==> flow/design.v <==
`timescale 1ns /1ps
module I2C(
         clk,
         reset,
         i2c_sda,
         i2c_scl,       
);
input wire clk;
input wire reset;
output reg i2c_sda;
output wire i2c_scl;
localparam STATE_IDLE = 0;
localparam STATE_START =1;
localparam STATE_ADDR = 2;
localparam STATE_RW = 3; 
localparam STATE_WACK = 4;
localparam STATE_DATA = 5;
localparam STATE_STOP =6;
localparam STATE_WACK2 =7;
reg [7:0] state;
reg [6:0] addr;
reg [7:0] count;
reg [7:0] data;
reg i2c_scl_enable = 0;
assign i2c_scl = (i2c_scl_enable ==0) ? 1: ~clk;
always @(posedge clk) begin
  if (reset == 1)begin
      state <= 0;
      i2c_sda <= 1;
      addr <= 7'h50;
      count <= 8'd0;
      data <= 8'haa;   
  end else begin
     case(state)
      STATE_IDLE: begin   
        i2c_sda <= 1;
        state <= STATE_START;
      end
      STATE_START : begin   
        i2c_sda <= 0 ;
        state <= STATE_ADDR;
        count <= 6;  
      end
      STATE_ADDR: begin     
        i2c_sda <= addr[count];
        if (count == 0) state <=STATE_RW;
        else count <= count -1;
      end
      STATE_RW: begin    
        i2c_sda <= 1;
        state <= STATE_WACK;
      end
      STATE_WACK: begin    
        state <= STATE_DATA;
        count <= 7;
      end
      STATE_DATA: begin
        i2c_sda <= data[count];
        if (count == 0) state <=STATE_WACK2;
        else count <= count -1;
      end
      STATE_WACK2: begin     
        state <= STATE_STOP;  
      end
      STATE_STOP: begin
        i2c_sda <= 1;
        state <= STATE_IDLE;
      end     
  endcase
  end
end 
always @ (negedge clk)begin
  if(reset == 1)begin
    i2c_scl_enable <= 0;
  end else begin
    if ((state == STATE_IDLE) || (state == STATE_START) || (state == STATE_STOP))begin
      i2c_scl_enable <= 0;
    end else begin
      i2c_scl_enable <= 1;  
    end 
  end  
end
endmodule
# Reports on I2C
# Tool output for the design above, in the order of the flow.
# Lines are those of the file above, counted from 1.
# Cell names lack the library's common part.
# A cell with - has no value.
# inputs
top	I2C
clock_port	clk
cell_library	sky130hd
lib_corner	tt_025C_1v80

# Word-level counts
# Counts by Yosys on the flattened word-level netlist (proc, flatten, opt, wreduce; memories kept). Register bits leave out memories and registers merged into their read ports (data or address). Print and check cells are left out. Cells with the same type and inputs are merged into one.
# word_totals
n_memories	0
mem_bits_rw	0
mem_bits_ro	0
ff_bits	18
word_cells	37
clocked_rd_ports_x_width	0
out_inout_bits	2
latchBits	0
# classes
mux	8
n_shift	2
n_cmp	0
mul	0
equal	10
logic	1
n_addsub	1
reduce_logical	11
div	0
# ops
cell	count
8-bit case mux with 8-bit select	1
8-bit by 3-bit == test with 1-bit output with constant B	4
8-bit case mux with 3-bit select	1
8-bit two-way mux	3
8-bit by 2-bit == test with 1-bit output with constant B	2
8-bit zero test	2
4-bit nonzero test	2
7-bit by 8-bit indexed select with 1-bit output with constant A	1
8-bit by 1-bit subtractor with 8-bit output with constant B	1
8-bit by 1-bit == test with 1-bit output with constant B	1
8-bit by 8-bit indexed select with 1-bit output with constant A	1
8-bit nonzero test	1
2-bit != test with constant B	3
1-bit case mux with 4-bit select	1
3-bit AND reduction	1
3-bit OR reduction	1
1-bit logical OR	2
2-bit AND reduction	1
2-bit OR reduction	1
1-bit two-way mux	2
1-bit NOT	1

# Longest topological paths
# Yosys ltp: most cells in a row. Word level: on the elaborated netlist, between registers, memories and ports. Mapped: between sequential cells and ports; inverters and the memories' decode and read muxes count.
# depth
ltp_word	4
ABC_AREA	0
ltp_mapped	6
depth_no_buf	6

# Netlist
# Source: synth_stat.txt of the flow (Yosys; design flattened, memories mapped). It holds for the ABC_AREA given above (unset counts as 0); a run with the other value may have another netlist.
# by_type
type	count
dfxtp_1	18
nor2_1	11
a21oi_1	7
nor3_1	6
ha_1	2
nand2_1	6
nor4_4	1
nand3_1	4
nor2b_1	3
a311oi_1	2
nor3b_1	2
o211ai_1	2
o21ai_0	3
or4_1	2
and4b_4	1
a31oi_1	2
or2_2	2
buf_6	1
# Other cell types: 16; their cells: 18.
# mapped
cells	93
mapped_area_um2	830.8
ffs	18

Subject: I2C on sky130hd, stored results

Hello all,

I2C through Yosys and OpenROAD on sky130hd: 2 stored runs, unordered, with their settings and measured results. The constraints put input and output delay at 20% of the set period each and load the outputs with 0.01 pF.
"power.total_w": no workload was simulated; the value follows from the tool's default switching activity.

Run 1, flow files:
==> flow/run.sh <==
#!/bin/bash
# the make line also repeats the synthesis and layout settings of config.mk as NAME=value (left out here)
make -C /OpenROAD-flow-scripts/flow DESIGN_CONFIG=/design/flow/config.mk WORK_HOME=/design/flow/orfs CLKGATE_MAP_FILE= finish
==> flow/config.mk <==
export PLATFORM = sky130hd
export DESIGN_NAME = I2C
export DESIGN_NICKNAME = I2C
export VERILOG_FILES = /design/flow/design.v
export SDC_FILE = /design/flow/constraint.sdc
export NUM_CORES = 4
export LEC_CHECK = 0
export CAP_MARGIN = 5
export CORE_MARGIN = 2
export CORE_UTILIZATION = 72
export CTS_CLUSTER_DIAMETER = 283
export GPL_ROUTABILITY_DRIVEN = 0
export MIN_ROUTING_LAYER = met2
export PLACE_DENSITY = 0.89
export SETUP_SLACK_MARGIN = 0.01
export SLEW_MARGIN = 0
export TNS_END_PERCENT = 20
==> flow/constraint.sdc <==
create_clock -name core_clock -period 2.41 [get_ports {clk}]
set_input_delay 0.4820 -clock core_clock [delete_from_list [all_inputs] [get_ports {clk}]]
set_output_delay 0.4820 -clock core_clock [all_outputs]
set_load 0.01 [all_outputs]

==> results of run 1, as CSV <==
result,value
power.total_w,0.0008362
finish.stdcell_area_um2,934.6
total_die_area_um2,1441.7
yosys_chip_area_um2,830.8
setup_tns_ns,-0.236
final_setup_ws_ns,-0.236
fin_util_frac,0.853
holdWs_ns,0.448

Run 2, flow files:
==> flow/run.sh <==
#!/bin/bash
# the make line also repeats the synthesis and layout settings of config.mk as NAME=value (left out here)
make -C /OpenROAD-flow-scripts/flow DESIGN_CONFIG=/design/flow/config.mk WORK_HOME=/design/flow/orfs CLKGATE_MAP_FILE= finish
==> flow/config.mk <==
export PLATFORM = sky130hd
export DESIGN_NAME = I2C
export DESIGN_NICKNAME = I2C
export VERILOG_FILES = /design/flow/design.v
export SDC_FILE = /design/flow/constraint.sdc
export NUM_CORES = 4
export LEC_CHECK = 0
export CAP_MARGIN = 20
export CORE_MARGIN = 2
export CORE_UTILIZATION = 40
export SLEW_MARGIN = 20
==> flow/constraint.sdc <==
create_clock -name core_clock -period 1.78 [get_ports {clk}]
set_input_delay 0.3560 -clock core_clock [delete_from_list [all_inputs] [get_ports {clk}]]
set_output_delay 0.3560 -clock core_clock [all_outputs]
set_load 0.01 [all_outputs]

==> results of run 2, as CSV <==
result,value
power.total_w,0.001096
finish.stdcell_area_um2,982.2
total_die_area_um2,2457.7
yosys_chip_area_um2,830.8
setup_tns_ns,-0.391
final_setup_ws_ns,-0.391
fin_util_frac,0.501
holdWs_ns,0.459

Thanks
